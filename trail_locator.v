==> flow/design.v <==
`timescale 1ns / 1ps
module trail_locator(clk, rst, new_round, game_state, game_over, round, up, down, left, right, pigX, pigY, trailX, trailY, pig_growth, extra_move);
    input clk, rst, game_state, up, down, left, right, game_over, new_round;
	input [7:0] round;
    input [9:0] pigX, pigY, pig_growth;
    input signed [10:0] extra_move;
    output reg [array_size-1:0] trailX, trailY;
	wire [9:0] ta;
parameter pig_size = 50;     
parameter snack_size = 60;
parameter vegetable_size = 60;
parameter trail_width = 50;  
parameter move = 50;  
parameter growth = 8;
parameter shrink = 32;
parameter trail_points = 30; 
parameter array_size = 120;  
parameter bit_width = 4;
parameter edge_length = 5;   
parameter minX = edge_length;    
parameter minY = edge_length;    
parameter maxX = 639;            
parameter maxY = 479;            
parameter startX = 300;  
parameter startY = 250;  
parameter startX_trail = 6;
parameter startY_trail = 5;
	reg [4:0] tempX, tempY;
	reg first_move;
	reg [5:0] num_points;
	reg signed[10:0] pig_growth2;
	reg up2, down2, left2, right2;
	assign ta = bit_width*num_points;
    always @(posedge clk) begin
		if (!rst) begin
			up2<=up;
			right2<=right;
			down2<=down;
			left2<=left;
		end
        if (rst) begin
			trailX <= {array_size{1'b1}};
			trailY <= {array_size{1'b1}};
			num_points <= 0;
			tempX <= 0;
			tempY <= 0;
			up2<=0;
			right2<=0;
			down2<=0;
			left2<=0;
			first_move <= 0;
		  end
		  else if (!game_over && game_state && ((up2&&pigY>=minY+move+extra_move) || (down2&&pigY+pig_size+pig_growth+move+extra_move<=maxY) || (right2&&pigX+pig_size+pig_growth+move+extra_move<=maxX) || (left2&&pigX>=minX+move+extra_move))) begin
            if (first_move == 0) begin
				first_move <= 1;
				trailX[ta +: bit_width] <= startX_trail;
				trailY[ta +: bit_width] <= startY_trail;
				if (up2) begin
					tempX <= startX_trail;
					tempY <= startY_trail - 1;
				end
				else if (down2) begin
					tempX <= startX_trail;
					tempY <= startY_trail + 1;
				end
				if (right2) begin
					tempX <= startX_trail + 1;
					tempY <= startY_trail;
				end
				if (left2) begin
					tempX <= startX_trail - 1;
					tempY <= startY_trail;
				end
			end
			else if (up2) begin
				tempX <= tempX;
				tempY <= tempY - 1;
            end
            else if (down2) begin
				tempX <= tempX;
				tempY <= tempY + 1;
            end
            else if (right2) begin
				tempX <= tempX + 1;
				tempY <= tempY;
            end
            else if (left2) begin
				tempX <= tempX - 1;
				tempY <= tempY;
            end
			if (first_move != 0) begin
				trailX[ta +: bit_width] <= tempX;
				trailY[ta +: bit_width] <= tempY;
			end
			if (num_points == 2*round) begin
				num_points <= 0;
			end
			else if (num_points == trail_points-1) begin
				num_points <= 0;
			end
			else begin
				num_points <= num_points+1;
			end
        end
    end
endmodule
## Reports on trail_locator

What the tools print for trail_locator, step after step.
Lines are those of the file above, counted from 1.
Operators carry their Yosys type and port widths (W data, S select, Z words).
Not given: -

- Design top: trail_locator
- Clock input: clk
- Standard-cell library: sky130hd
- Library corner: tt_025C_1v80

## Word-level counts

Yosys after proc, flatten, opt, wreduce and memory -nomap, before mapping. Memory bits, and registers merged into a memory's read port (data or address), are not among the register bits. Print and check cells are not counted. Equal cells are merged and count once.

- Register bits: 261
- Bits of input ports: 58
- Output and inout bits: 240
- Cells after elaboration: 87

- Add/subtract/negate cells: 15
- $lt $le $gt $ge: 4
- Eq/ne operators: 6
- Shift-type cells: 5
- Mux-type cells: 25
- Bitwise gates (word level): 9
- Reduce/logical cells: 13

Operators by type and width:

| operator | count |
|---|---|
| $mux W120 | 8 |
| $and A120 B120 Y120 | 4 |
| $or A120 B120 Y120 | 4 |
| $shift A3 B33 Y120 const A | 2 |
| $shift A4 B33 Y120 | 2 |
| $not A120 Y120 | 1 |
| $shift A4 B33 Y120 const A | 1 |
| $mux W5 | 15 |
| $neg A8 Y33 | 1 |
| $ge A10 B32 Y1 | 1 |
| $add A13 B11 Y14 | 2 |
| $add A12 B6 Y13 const B | 2 |
| $add A11 B10 Y12 | 2 |
| $add A10 B6 Y11 const B | 2 |
| $le A14 B10 Y1 const B | 1 |
| $le A14 B9 Y1 const B | 1 |
| $ge A10 B12 Y1 | 1 |
| $add A6 B11 Y12 const A | 1 |
| $mux W6 | 2 |
| $add A5 B1 Y5 const B | 2 |
| $sub A5 B1 Y5 const B | 2 |
| $eq A6 B9 Y1 | 1 |
| $logic_and A1 B1 Y1 | 6 |
| $ne A3 B1 Y1 const B | 2 |
| $add A6 B1 Y6 const B | 1 |
| $eq A6 B5 Y1 const B | 1 |
| $reduce_and A5 Y1 | 1 |
| $ne A2 B2 Y1 const B | 2 |

Not listed: further kinds 4, cells in them 6.

## Depth

Yosys ltp: most cells in a row. Word level: on the elaborated netlist, between registers, memories and ports. Mapped: between sequential cells and ports; inverters and the memories' decode and read muxes count.

- Depth after elaboration: 15
- ABC_AREA: 1
- Depth in mapped cells: 22
- Depth with buffers taken out: 21

## Netlist

The flow's flattened synthesis, as Yosys stat reports it; memories are mapped. The netlist is that of the ABC_AREA named above (0 if unset); the other value can give another one.
Totals and module areas in this step are rounded.

Cells by type:

| type | count | total area (um2) |
|---|---|---|
| sky130_fd_sc_hd__dfxtp_1 | 259 | 5.18E+03 |
| sky130_fd_sc_hd__nand2_1 | 704 | 2.64E+03 |
| sky130_fd_sc_hd__nand3_1 | 479 | 2.4E+03 |
| sky130_fd_sc_hd__o211ai_1 | 112 | 840.806 |
| sky130_fd_sc_hd__ha_1 | 67 | 838.304 |
| sky130_fd_sc_hd__o21ai_0 | 134 | 670.643 |
| sky130_fd_sc_hd__nand4_1 | 103 | 644.368 |
| sky130_fd_sc_hd__inv_1 | 149 | 559.286 |
| sky130_fd_sc_hd__fa_1 | 24 | 480.461 |
| sky130_fd_sc_hd__nor2_1 | 121 | 454.186 |
| sky130_fd_sc_hd__clkbuf_1 | 94 | 352.838 |
| sky130_fd_sc_hd__buf_2 | 67 | 335.322 |
| sky130_fd_sc_hd__a21oi_1 | 41 | 205.197 |
| sky130_fd_sc_hd__o21a_1 | 26 | 195.187 |
| sky130_fd_sc_hd__xor2_1 | 10 | 87.584 |
| sky130_fd_sc_hd__xnor2_1 | 9 | 78.826 |
| sky130_fd_sc_hd__o311ai_0 | 8 | 70.067 |
| sky130_fd_sc_hd__buf_1 | 18 | 67.565 |

Not listed: further types 34, cells in them 98.

- Cells in the netlist: 2,523
- Synthesis area: 16,800 um2
- Flip-flop cells: 259
- Buffer cells: 183

## Timing after synthesis

Source: OpenSTA report_checks on the synthesized netlist (no wires, ideal clock, input and output delay 20% of the period each), path of least setup slack; recovery checks are left aside. Register names are those of the netlist, which keeps one name where synthesis merged equal registers.

- Kind: input port to flip-flop
- Start point: input port pigX[1]
- End point: register trailX[22]
- Clock period: 5.16 ns
- External input delay: 1.032 ns
- Library setup time: 0.138 ns
- Arrival: 3.843 ns
- Slack: 1.179 ns
- Delay of the path: 2.949 ns
- Stages on the path: 16
- Path buffers: 2
- Synthesis period reached: 3.981 ns

"delay of the path" = arrival - input delay + setup time.
"stages on the path" counts driving pins, that of a launching flip-flop among them; a cell with two outputs on the path counts twice.
"synthesis period reached" = period - worst setup slack (recovery checks aside). The figure is calculated, with input and output delays left at 20% of the set period.
Between the ends stands the longest chain of elaborated cells between them, by number of cells; it is not shown to be the way that was timed. Of several equally long chains one is given.
A line is the first line of the expression or statement that the cell stems from. Yosys adds cells for indexed reads and writes and turns some case tables into memories.
Lines with a computed index may be missing from the assigning lines.

- Path through: sky130_fd_sc_hd__fa_1 sky130_fd_sc_hd__fa_1 sky130_fd_sc_hd__ha_1 sky130_fd_sc_hd__fa_1 sky130_fd_sc_hd__and3_1 sky130_fd_sc_hd__o21ai_1 sky130_fd_sc_hd__nand2_1 sky130_fd_sc_hd__o21ai_0 sky130_fd_sc_hd__nand2_1 sky130_fd_sc_hd__nand3b_1 sky130_fd_sc_hd__nand4_4 sky130_fd_sc_hd__nand2_2 sky130_fd_sc_hd__buf_2 sky130_fd_sc_hd__buf_2 sky130_fd_sc_hd__nand2_1 sky130_fd_sc_hd__o211ai_1
- Cells in the longest elaborated chain: 14
- Elaborated cells between the ends (all ways): 16
- RTL lines with such cells: 4
- Classes of those cells: add/sub: 4; compare: 2; mux: 3; logic: 2; reduce/logical: 5

Ends and longest elaborated chain, after synthesis:

| what | RTL line | RTL |
|---|---|---|
| start, declared | 5 | `input [9:0] pigX, pigY, pig_growth;` |
| $add A10 B6 Y11 | 53 | `else if (!game_over && game_state && ((up2&&pigY>=minY+move+extra_move) \|\| (down2&&pigY+pig_size+pig_growth+mo ...` |
| $add A11 B10 Y12 | 53 |  |
| $add A12 B6 Y13 | 53 |  |
| $add A13 B11 Y14 | 53 |  |
| $le A14 B10 Y1 | 53 |  |
| $logic_and A1 B1 Y1 | 53 |  |
| $logic_or A1 B1 Y1 (2 in a row) | 53 |  |
| $logic_and A1 B1 Y1 | 53 |  |
| $mux W120 | 53 |  |
| $mux W120 | 41 | `if (rst) begin` |
| $and A120 B120 Y120 | 92 | `trailX[ta +: bit_width] <= tempX;` |
| $or A120 B120 Y120 | 92 |  |
| $mux W120 | 91 | `if (first_move != 0) begin` |
| end, assigned | 42 | `trailX <= {array_size{1'b1}};` |
| end, declared | 7 | `output reg [array_size-1:0] trailX, trailY;` |

## Timing after layout

From the final timing report of flow run A: the path of least setup slack in the routed layout; clock arrival at registers is part of the times.

- Kind: input port to flip-flop
- Start point: input port pigX[1]
- End point: register trailX[90]
- Clock period: 4.49 ns
- External input delay: 0.90 ns
- Library setup time: 0.07 ns
- Arrival: 4.57 ns
- Slack: 0.43 ns
- Stages on the path: 16
- Path buffers: 3

Between the ends stands the longest chain of elaborated cells between them, by number of cells; it is not shown to be the way that was timed. Of several equally long chains one is given.
Lines with a computed index may be missing from the assigning lines.

- Path through: sky130_fd_sc_hd__clkdlybuf4s50_1 sky130_fd_sc_hd__fa_1 sky130_fd_sc_hd__fa_1 sky130_fd_sc_hd__ha_1 sky130_fd_sc_hd__fa_1 sky130_fd_sc_hd__and3_1 sky130_fd_sc_hd__o21ai_1 sky130_fd_sc_hd__nand2_1 sky130_fd_sc_hd__o21ai_0 sky130_fd_sc_hd__nand2_1 sky130_fd_sc_hd__nand3b_1 sky130_fd_sc_hd__nand4_4 sky130_fd_sc_hd__buf_12 sky130_fd_sc_hd__buf_12 sky130_fd_sc_hd__nand3_1 sky130_fd_sc_hd__nand3_1
- Cells in the longest elaborated chain: 14
- Elaborated cells between the ends (all ways): 16
- RTL lines with such cells: 4
- Classes of those cells: add/sub: 4; compare: 2; mux: 3; logic: 2; reduce/logical: 5

Ends and longest elaborated chain, after layout:

| what | RTL line | RTL |
|---|---|---|
| start, declared | 5 | `input [9:0] pigX, pigY, pig_growth;` |
| $add A10 B6 Y11 | 53 | `else if (!game_over && game_state && ((up2&&pigY>=minY+move+extra_move) \|\| (down2&&pigY+pig_size+pig_growth+mo ...` |
| $add A11 B10 Y12 | 53 |  |
| $add A12 B6 Y13 | 53 |  |
| $add A13 B11 Y14 | 53 |  |
| $le A14 B10 Y1 | 53 |  |
| $logic_and A1 B1 Y1 | 53 |  |
| $logic_or A1 B1 Y1 (2 in a row) | 53 |  |
| $logic_and A1 B1 Y1 | 53 |  |
| $mux W120 | 53 |  |
| $mux W120 | 41 | `if (rst) begin` |
| $and A120 B120 Y120 | 92 | `trailX[ta +: bit_width] <= tempX;` |
| $or A120 B120 Y120 | 92 |  |
| $mux W120 | 91 | `if (first_move != 0) begin` |
| end, assigned | 42 | `trailX <= {array_size{1'b1}};` |
| end, declared | 7 | `output reg [array_size-1:0] trailX, trailY;` |

Measured data: module trail_locator, platform sky130hd, 2 stored runs of the flow under differing settings, order arbitrary. Input and output delays are each 20% of the period that was set; the output load is 0.01 pF.
"reached clock period" means the clock period less the worst setup slack. The figure is calculated, with input and output delays left at 20% of the set period.
"time on the worst setup path" is the time allowed to the run's worst setup path (the clock period less input and output delay, where it has them) less its slack. Clock arrival times count: a late capture clock shortens it, a late launch clock lengthens it.
"total power of the final layout" rests on the timing tool's default activity at the inputs, not on a simulated workload.
Values from the reports are rounded here.

### Flow run A

==> flow/run.sh <==
#!/bin/bash
# the make line also repeats the synthesis and layout settings of config.mk as NAME=value (left out here)
make -C /OpenROAD-flow-scripts/flow DESIGN_CONFIG=/design/flow/config.mk WORK_HOME=/design/flow/orfs CLKGATE_MAP_FILE= finish
==> flow/config.mk <==
export PLATFORM = sky130hd
export DESIGN_NAME = trail_locator
export DESIGN_NICKNAME = trail_locator
export VERILOG_FILES = /design/flow/design.v
export SDC_FILE = /design/flow/constraint.sdc
export NUM_CORES = 4
export LEC_CHECK = 0
export ABC_AREA = 1
export CAP_MARGIN = 20
export CORE_ASPECT_RATIO = 1.63
export CORE_MARGIN = 2
export CORE_UTILIZATION = 49
export GPL_ROUTABILITY_DRIVEN = 0
export PLACE_DENSITY = 0.42
export SETUP_SLACK_MARGIN = 0.17
export SLEW_MARGIN = 40
==> flow/constraint.sdc <==
create_clock -name core_clock -period 4.49 [get_ports {clk}]
set_input_delay 0.8980 -clock core_clock [delete_from_list [all_inputs] [get_ports {clk}]]
set_output_delay 0.8980 -clock core_clock [all_outputs]
set_load 0.01 [all_outputs]

Results of flow run A:
- Post-synthesis cell area: 16,800 um2
- Standard-cell area after layout: 21,100 um2
- Area inside the die boundary: 35,900 um2
- Time on the worst setup path: 3.16 ns
- Worst setup path type: input port to flip-flop
- Total negative setup slack: 0.000 ns
- Total power of the final layout: 7,570 µW
- Reached clock period: 4.060 ns
- Final utilization: 62.5%
- Lowest hold slack: 0.482 ns
- Setup slack of the critical path: 0.430 ns

### Flow run B

==> flow/run.sh <==
#!/bin/bash
# the make line also repeats the synthesis and layout settings of config.mk as NAME=value (left out here)
make -C /OpenROAD-flow-scripts/flow DESIGN_CONFIG=/design/flow/config.mk WORK_HOME=/design/flow/orfs CLKGATE_MAP_FILE= finish
==> flow/config.mk <==
export PLATFORM = sky130hd
export DESIGN_NAME = trail_locator
export DESIGN_NICKNAME = trail_locator
export VERILOG_FILES = /design/flow/design.v
export SDC_FILE = /design/flow/constraint.sdc
export NUM_CORES = 4
export LEC_CHECK = 0
export CAP_MARGIN = 20
export CORE_MARGIN = 2
export CORE_UTILIZATION = 40
export SETUP_SLACK_MARGIN = -0.26
export SLEW_MARGIN = 20
==> flow/constraint.sdc <==
create_clock -name core_clock -period 4.53 [get_ports {clk}]
set_input_delay 0.9060 -clock core_clock [delete_from_list [all_inputs] [get_ports {clk}]]
set_output_delay 0.9060 -clock core_clock [all_outputs]
set_load 0.01 [all_outputs]

Results of flow run B:
- Post-synthesis cell area: 12,100 um2
- Standard-cell area after layout: 17,300 um2
- Area inside the die boundary: 31,700 um2
- Time on the worst setup path: 3.66 ns
- Worst setup path type: input port to flip-flop
- Total negative setup slack: -0.114 ns
- Total power of the final layout: 5,450 µW
- Reached clock period: 4.570 ns
- Final utilization: 58.1%
- Lowest hold slack: 0.487 ns
- Setup slack of the critical path: -0.040 ns
