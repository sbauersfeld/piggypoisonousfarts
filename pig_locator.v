==> flow/design.v <==
`timescale 1ns / 1ps
module pig_locator(clk, game_over, game_state, is_fifth_round, vegetable_consumed, rst, up, down, right, left, snackX, snackY, vegetableX, vegetableY, posX, posY_end, posX_end, pig_growth, posY, score, new_round, extra_move);
parameter pig_size = 50;     
parameter snack_size = 60;
parameter vegetable_size = 60;
parameter trail_width = 50;  
parameter move = 50;  
parameter growth = 8;
parameter shrink = 32;
parameter trail_points = 30; 
parameter array_size = 120;  
parameter bit_width = 4;
parameter edge_length = 5;   
parameter minX = edge_length;    
parameter minY = edge_length;    
parameter maxX = 639;            
parameter maxY = 479;            
parameter startX = 300;  
parameter startY = 250;  
parameter startX_trail = 6;
parameter startY_trail = 5;
    input clk, game_state, is_fifth_round, rst, up, down, right, left, game_over;
	input [10:0] snackX, snackY;
  	input [10:0] vegetableX, vegetableY;
    output reg signed[10:0] posY, posX, pig_growth;
	output wire signed[10:0] posY_end, posX_end;
	output reg [7:0] score;
	output reg new_round;
    output reg vegetable_consumed;
    reg up2, down2, left2, right2;
    reg [3:0] last_dir;   
	output reg signed [10:0] extra_move;
    reg signed [10:0] extra_move_perp;   
    wire signed [10:0] posX_minus_move;
    wire signed [10:0] posY_minus_move;
    wire signed [10:0] posX_plus_move;
    wire signed [10:0] posY_plus_move;
    wire signed [10:0] posX_end_plus_move;
    wire signed [10:0] posY_end_plus_move;
    wire signed [10:0] pig_snack_overlapX_lower;
    wire signed [10:0] pig_snack_overlapX_upper;
    wire signed [10:0] pig_snack_overlapY_lower;
    wire signed [10:0] pig_snack_overlapY_upper;
    wire signed [10:0] pig_veg_overlapX_lower;
    wire signed [10:0] pig_veg_overlapX_upper;
    wire signed [10:0] pig_veg_overlapY_lower;
    wire signed [10:0] pig_veg_overlapY_upper;
    assign posX_minus_move = posX - move - extra_move;          
    assign posY_minus_move = posY - move - extra_move;          
    assign posX_plus_move = posX + move + extra_move;           
    assign posY_plus_move = posY + move + extra_move;           
    assign posX_end_plus_move = posX_end + move + extra_move;   
    assign posY_end_plus_move = posY_end + move + extra_move;   
	assign posY_end = posY + pig_size + pig_growth;
	assign posX_end = posX + pig_size + pig_growth;
    assign pig_snack_overlapX_lower = snackX - pig_size - pig_growth;
    assign pig_snack_overlapX_upper = snackX + snack_size;
    assign pig_snack_overlapY_lower = snackY - pig_size - pig_growth;
    assign pig_snack_overlapY_upper = snackY + snack_size;
    assign pig_veg_overlapX_lower = vegetableX - pig_size - pig_growth;
    assign pig_veg_overlapX_upper = vegetableX + vegetable_size;
    assign pig_veg_overlapY_lower = vegetableY - pig_size - pig_growth;
    assign pig_veg_overlapY_upper = vegetableY + vegetable_size;
    always @(posedge clk) begin
        if (rst) begin
            last_dir <= 0;
            extra_move <= 0;
            up2 <= 0;
            down2 <= 0;
            left2 <= 0;
            right2 <= 0;
        end
        else begin
            up2 <= up;
            down2 <= down;
            left2 <= left;
            right2 <= right;
            if (up2 && (posY_minus_move >= minY))
                last_dir <= 4'b1000;
            if (down2 && (posY_end_plus_move <= maxY))
                last_dir <= 4'b0100;
            if (left2 && (posX_minus_move >= minX))
                last_dir <= 4'b0010;
            if (right2 && ((posX_end_plus_move) <= maxX))
                last_dir <= 4'b0001;
        end
        if (last_dir == 4'b1000 && (left || right)) begin
            extra_move <= (pig_growth >> 1);
            extra_move_perp <= (pig_growth >> 1);
        end
        else if (last_dir == 4'b0100 && (left || right)) begin
            extra_move <= (pig_growth >> 1);
            extra_move_perp <= -(pig_growth >> 1);
        end
        else if (last_dir == 4'b0010 && (up || down)) begin
            extra_move <= (pig_growth >> 1);
            extra_move_perp <= (pig_growth >> 1);
        end
        else if (last_dir == 4'b0001 && (up || down)) begin
            extra_move <= (pig_growth >> 1);
            extra_move_perp <= -(pig_growth >> 1);
        end
        else begin
            extra_move <= 0;
            extra_move_perp <= 0;
        end
    end
    always @(posedge clk) begin
        if (rst) begin  
            posY <= startY;
            posX <= startX;
			pig_growth <= 0;
			new_round <= 0;
			score <= 0;
            vegetable_consumed <= 0;
        end
        else if (!game_over && game_state) begin
            if (up2 && (posY_minus_move >= minY)) begin
					if ((posY_minus_move) > pig_snack_overlapY_lower && (posY_minus_move) < pig_snack_overlapY_upper &&
                        posX > pig_snack_overlapX_lower && posX < pig_snack_overlapX_upper)
                    begin
						new_round <= 1;
						vegetable_consumed <= 0;
						score <= score + 1;
						pig_growth <= pig_growth + growth;
						posY <= posY - growth - move - extra_move;   
						posX <= posX - (growth>>1) + extra_move_perp;
					end
					else if ((posY_minus_move) > pig_veg_overlapY_lower && (posY_minus_move) < pig_veg_overlapY_upper &&
                        posX > pig_veg_overlapX_lower && posX < pig_veg_overlapX_upper)
                    begin
						if (is_fifth_round && !vegetable_consumed) begin
							pig_growth <= pig_growth - shrink;
							vegetable_consumed <= 1;
							posY <= posY - move + shrink - extra_move;  
							posX <= posX + (shrink >> 1) + extra_move_perp;  
						end
						else begin
							posY <= posY - move - extra_move;  
							posX <= posX + extra_move_perp;
						end
					end
					else begin 
						posY <= posY - move - extra_move;   
						posX <= posX + extra_move_perp;
					end
            end
            else if (down2 && ((posY_end_plus_move) <= maxY)) begin
                    if ((posY_plus_move) > pig_snack_overlapY_lower && (posY_plus_move) < pig_snack_overlapY_upper &&
                        posX > pig_snack_overlapX_lower && posX < pig_snack_overlapX_upper)
                    begin
                    	new_round <= 1;
						vegetable_consumed <= 0;
						score <= score + 1;
						pig_growth <= pig_growth + growth;
						posY <= posY + move + extra_move;   
						posX <= posX - (growth>>1) + extra_move_perp;
					end
					else if ((posY_plus_move) > pig_veg_overlapY_lower && (posY_plus_move) < pig_veg_overlapY_upper &&
                        posX > pig_veg_overlapX_lower && posX < pig_veg_overlapX_upper)
                    begin
						if (is_fifth_round && !vegetable_consumed) begin
                            pig_growth <= pig_growth - shrink;
							vegetable_consumed <= 1;
							posY <= posY + move + extra_move;   
							posX <= posX + (shrink >> 1) + extra_move_perp;  
						end
						else begin
							posY <= posY + move + extra_move;   
							posX <= posX + extra_move_perp;
						end
					end
					else begin
						posY <= posY + move + extra_move;   
						posX <= posX + extra_move_perp;
					end
            end
            else if (right2 && ((posX_end_plus_move) <= maxX)  ) begin
                    if (posY > pig_snack_overlapY_lower && posY < pig_snack_overlapY_upper &&
                        (posX_plus_move) > pig_snack_overlapX_lower && (posX_plus_move) < pig_snack_overlapX_upper)
                    begin
						new_round <= 1;
						vegetable_consumed <= 0;
						score <= score + 1;
						pig_growth <= pig_growth + growth;
						posX <= posX + move + extra_move;   
						posY <= posY - (growth>>1) + extra_move_perp;
					end
					else if (posY > pig_veg_overlapY_lower && posY < pig_veg_overlapY_upper &&
                        (posX_plus_move) > pig_veg_overlapX_lower && (posX_plus_move) < pig_veg_overlapX_upper)
                    begin
						if (is_fifth_round && !vegetable_consumed) begin
                            pig_growth <= pig_growth - shrink;
							vegetable_consumed <= 1;
							posX <= posX + move + extra_move;   
							posY <= posY + (shrink >> 1) + extra_move_perp;  
						end
						else begin
							posX <= posX + move + extra_move;   
							posY <= posY + extra_move_perp;
						end
					end
					else begin
						posX <= posX + move + extra_move;   
						posY <= posY + extra_move_perp;
					end
            end
            else if (left2 && (posX_minus_move >= minX)) begin
                    if (posY > pig_snack_overlapY_lower && posY < pig_snack_overlapY_upper &&
                        (posX_minus_move) > pig_snack_overlapX_lower && (posX_minus_move) < pig_snack_overlapX_upper)
                    begin
						new_round <= 1;
						vegetable_consumed <= 0;
						score <= score + 1;
						pig_growth <= pig_growth + growth;
						posX <= posX - growth - move - extra_move;  
						posY <= posY - (growth>>1) + extra_move_perp;
					end
					else if (posY > pig_veg_overlapY_lower && posY < pig_veg_overlapY_upper &&
                        (posX_minus_move) > pig_veg_overlapX_lower && (posX_minus_move) < pig_veg_overlapX_upper)
                    begin
						if (is_fifth_round && !vegetable_consumed) begin
                            pig_growth <= pig_growth - shrink;
							vegetable_consumed <= 1;
							posX <= posX - move + shrink - extra_move;   
							posY <= posY + (shrink >> 1) + extra_move_perp;
						end
						else begin
							posX <= posX - move - extra_move;   
							posY <= posY + extra_move_perp;
						end
					end
					else begin
						posX <= posX - move - extra_move;   
						posY <= posY + extra_move_perp;
					end
            end
			else begin
				new_round <= 0;
			end
        end
    end
endmodule
From RTL to reports: pig_locator
Tool output for the design above, in the order of the flow.
Line numbers count from 1 in the design file above.
Cell names lack the library's common part.
Not given: --

design
  top = pig_locator
  clock port = clk
  library = sky130hd
  timing corner = tt_025C_1v80

Word level
Yosys after proc, flatten, opt, wreduce and memory -nomap, before mapping. Memory bits, and registers merged into a memory's read port (data or address), are not among the register bits. Print and check cells are not counted. Equal cells are merged and count once.

bit counts
  register bits after elaboration = 73

operators by class
  add/sub/neg operators = 50
  magnitude comparators = 28
  eq/ne operators = 11
  mux-type cells = 78
  reductions and logical operators = 49

operators with widths
  cell                                                                                   count
  11-bit two-way mux                                                                     40
  11-bit adder                                                                           12
  11-bit > comparator                                                                    12
  11-bit less-than comparator                                                            12
  11-bit subtractor                                                                      10
  11-bit by 6-bit adder with 11-bit output (second input constant)                       6
  11-bit by 7-bit adder with 11-bit output (second input constant)                       6
  8-bit two-way mux                                                                      8
  11-bit by 7-bit subtractor with 11-bit output (second input constant)                  5
  10-bit two-way mux                                                                     5
  11-bit by 6-bit subtractor with 11-bit output (second input constant)                  4
  1-bit logical AND                                                                      32
  11-bit by 4-bit subtractor with 11-bit output (second input constant)                  2
  11-bit by 4-bit greater-or-equal comparator with 1-bit output (second input constant)  2
  11-bit by 5-bit subtractor with 11-bit output (second input constant)                  2
  1-bit two-way mux                                                                      22
  6-bit AND reduction                                                                    2
  10-bit negation with 11-bit output                                                     1
  11-bit by 10-bit less-or-equal comparator with 1-bit output (second input constant)    1
  11-bit less-or-equal comparator (second input constant)                                1
  11-bit by 5-bit adder with 11-bit output (second input constant)                       1
  4-bit nonzero test                                                                     2
  8-bit by 1-bit adder with 8-bit output (second input constant)                         1
  3-bit OR reduction                                                                     2
  3-bit two-way mux                                                                      2
  5-bit by 3-bit inequality test with 1-bit output (second input constant)               1
  5-bit by 4-bit inequality test with 1-bit output (second input constant)               1
  5-bit AND reduction                                                                    1

Not listed: further kinds 18, cells in them 20.

Longest topological paths
Depth = most cells in a row (Yosys ltp): at word level without a register or memory, in the mapped netlist without a sequential cell, where the memories' decode and read muxes count.

depth
  depth in word-level cells = 12
  ABC_AREA = 0
  depth in mapped cells = 27

Mapped cells and area
Yosys stat after the flow's synthesis: flattened, memories mapped to cells. It holds for the ABC_AREA given above (unset counts as 0); a run with the other value may have another netlist.

synthesis totals
  cell count = 2,328
  cell area after synthesis = 0.0186967 mm2
  flip-flop cells = 62

cell types
  cell type  count
  ha_1       487
  xnor2_1    145
  dfxtp_1    62
  inv_1      268
  a21oi_1    155
  fa_1       32
  xor2_1     52
  mux2i_1    44
  nor2_1     116
  o21ai_0    87
  nand2_1    110
  a21o_1     52
  nand3_1    57
  nor3_1     56
  o21a_1     35
  nor2b_1    39
  o211ai_1   30
  a211oi_1   28

Other cell types: 75; their cells: 473.

Path before layout
OpenSTA on the mapped netlist: ideal clock, no wires. The path of least setup slack (recovery checks aside). Input and output delay are each 20% of the period. Register names are those of the netlist, which keeps one name where synthesis merged equal registers.

timing path after synthesis
  path kind = input to register
  from = in snackY[4]
  to = reg pig_growth[8]
  period = 8.13 ns
  external input delay = 1.626 ns
  setup time = 0.121 ns
  launch time at the first pin = 1.626 ns
  arrival = 5.937 ns
  data required time = 8.009 ns
  slack = 2.072 ns
  delay of the path = 4.432 ns
  driving pins on the path = 22
  path buffers = 2
  synthesis period reached = 6.058 ns

"delay of the path" is the arrival time less input delay plus setup time.
"driving pins on the path": output pins that drive a net of the path, with the launching flip-flop's if there is one; two outputs of one cell count as two.
"synthesis period reached" = period - worst setup slack (recovery checks aside). The figure is calculated, with input and output delays left at 20% of the set period.
The rows between start and end are the longest chain of elaborated cells between them; the timing report does not say that the signal goes this way. Where chains are equally long, one stands for them.
Each line given opens the expression or statement behind the cell; cells for indexed reads and writes are added by Yosys, which also makes memories of some case tables.
At most two assigning lines are given for a register; there are more.

between the ends, after synthesis
  cells stage by stage = ha_1 ha_1 a21boi_0 o21ai_0 nand2b_1 a21o_1 a21o_1 a21oi_1 xor2_1 ha_1 and3_1 nand3_1 o22ai_1 a311o_1 o21ba_2 and2_1 clkbuf_1 mux2_2 clkbuf_1 nand4_1 a31oi_1 mux2_2
  length of the longest elaborated chain = 11
  elaborated cells between the ends (all ways) = 33

RTL lines, path after synthesis
  what                                           line  RTL
  start: declaration                             23    input [10:0] snackX, snackY;
  11-bit by 6-bit subtractor with 11-bit output  58    assign pig_snack_overlapY_lower = snackY - pig_size - pig_growth;
  11-bit subtractor                              58
  11-bit > comparator                            209   if (posY > pig_snack_overlapY_lower && posY < pig_snack_overlapY_upper &&
  1-bit logical AND (3 in a row)                 209
  11-bit two-way mux                             209
  11-bit two-way mux                             208   else if (left2 && (posX_minus_move >= minX)) begin
  11-bit two-way mux                             178   else if (right2 && ((posX_end_plus_move) <= maxX)  ) begin
  11-bit two-way mux                             148   else if (down2 && ((posY_end_plus_move) <= maxY)) begin
  11-bit two-way mux                             118   if (up2 && (posY_minus_move >= minY)) begin
  end: assignment                                125   pig_growth <= pig_growth + growth;
  end: assignment                                133   pig_growth <= pig_growth - shrink;
  end: declaration                               25    output reg signed[10:0] posY, posX, pig_growth;

Timing after layout
Path of least setup slack in the final report of stored run 1 (OpenROAD, finished layout, wires in). Where an end is a register, its clock arrival counts in the times.

timing path after layout
  path kind = input to register
  from = in vegetableX[5]
  to = reg posX[9]
  period = 5.85 ns
  external input delay = 1.17 ns
  setup time = 0.15 ns
  launch time at the first pin = 1.17 ns
  arrival = 5.97 ns
  data required time = 6.04 ns
  slack = 0.07 ns
  driving pins on the path = 23
  path buffers = 4

The rows between start and end are the longest chain of elaborated cells between them; the timing report does not say that the signal goes this way. Where chains are equally long, one stands for them.
At most two assigning lines are given for a register; there are more.

between the ends, after layout
  cells stage by stage = clkdlybuf4s50_1 ha_1 ha_1 nor2b_1 o21a_1 o21a_1 o21ai_2 nand2b_1 a21oi_2 xnor2_2 ha_1 nand4_1 or2_2 o221ai_1 nand4b_1 buf_6 nor4_4 buf_4 clkbuf_16 nor2_1 a221o_1 o21bai_1 a221oi_1
  length of the longest elaborated chain = 11
  elaborated cells between the ends (all ways) = 23

RTL lines, path after layout
  what                                           line  RTL
  start: declaration                             24    input [10:0] vegetableX, vegetableY;
  11-bit by 6-bit subtractor with 11-bit output  60    assign pig_veg_overlapX_lower = vegetableX - pig_size - pig_growth;
  11-bit subtractor                              60
  11-bit > comparator                            220   (posX_minus_move) > pig_veg_overlapX_lower && (posX_minus_move) < pig_veg_overlapX_upper)
  1-bit logical AND (2 in a row)                 219   else if (posY > pig_veg_overlapY_lower && posY < pig_veg_overlapY_upper &&
  11-bit two-way mux                             219
  11-bit two-way mux                             209   if (posY > pig_snack_overlapY_lower && posY < pig_snack_overlapY_upper &&
  11-bit two-way mux                             208   else if (left2 && (posX_minus_move >= minX)) begin
  11-bit two-way mux                             178   else if (right2 && ((posX_end_plus_move) <= maxX)  ) begin
  11-bit two-way mux                             148   else if (down2 && ((posY_end_plus_move) <= maxY)) begin
  11-bit two-way mux                             118   if (up2 && (posY_minus_move >= minY)) begin
  end: assignment                                111   posX <= startX;
  end: assignment                                127   posX <= posX - (growth>>1) + extra_move_perp;
  end: declaration                               25    output reg signed[10:0] posY, posX, pig_growth;

FLOW RESULTS
============

Measured data: module pig_locator, platform sky130hd, 2 stored runs of the flow under differing settings, order arbitrary. Input and output delays are each 20% of the period that was set; the output load is 0.01 pF.
"achieved clock period" = clock period - worst setup slack. The figure is calculated, with input and output delays left at 20% of the set period.
"time on the worst setup path": the worst setup path's part of the clock period (all of it between registers, 20% less for each end at a port) less its slack. A launch clock that arrives late makes it longer, a capture clock that arrives late makes it shorter.
"total power after layout": no workload was simulated; the value follows from the tool's default switching activity.
Among the settings, - means not set for that run.

name                                                     stored run 1       stored run 2
period_ns                                                5.85               9.05
CORE_UTILIZATION                                         61                 58
CAP_MARGIN                                               20                 5
CORE_MARGIN                                              2                  2
SLEW_MARGIN                                              20                 20
SETUP_SLACK_MARGIN                                       -                  -0.64
PLACE_DENSITY_LB_ADDON                                   -                  0.05
HOLD_SLACK_MARGIN                                        -                  0.01
CORE_ASPECT_RATIO                                        -                  1.26
CELL_PAD_IN_SITES_DETAIL_PLACEMENT                       -                  0
ABC_AREA                                                 -                  0
CTS_CLUSTER_SIZE                                         -                  71
CTS_CLUSTER_DIAMETER                                     -                  236
MIN_ROUTING_LAYER                                        -                  met1
MAX_ROUTING_LAYER                                        -                  met4
chip area after synthesis (Yosys) (mm2)                  0.0186967          0.0186967
full die area (mm2)                                      0.0320661          0.0336975
area of the standard cells in the finished layout (mm2)  0.0229483          0.0207674
utilization after routing                                0.756              0.655
worst setup slack after layout (ns)                      0.074              1.723
setup TNS (ns)                                           0.000              0.000
worst hold slack in the final report (ns)                0.472              0.474
total power after layout (mW)                            9.112              5.131
achieved clock period (ns)                               5.776              7.327
time on the worst setup path (ns)                        4.61               5.52
class of the worst setup path                            input to register  input to register
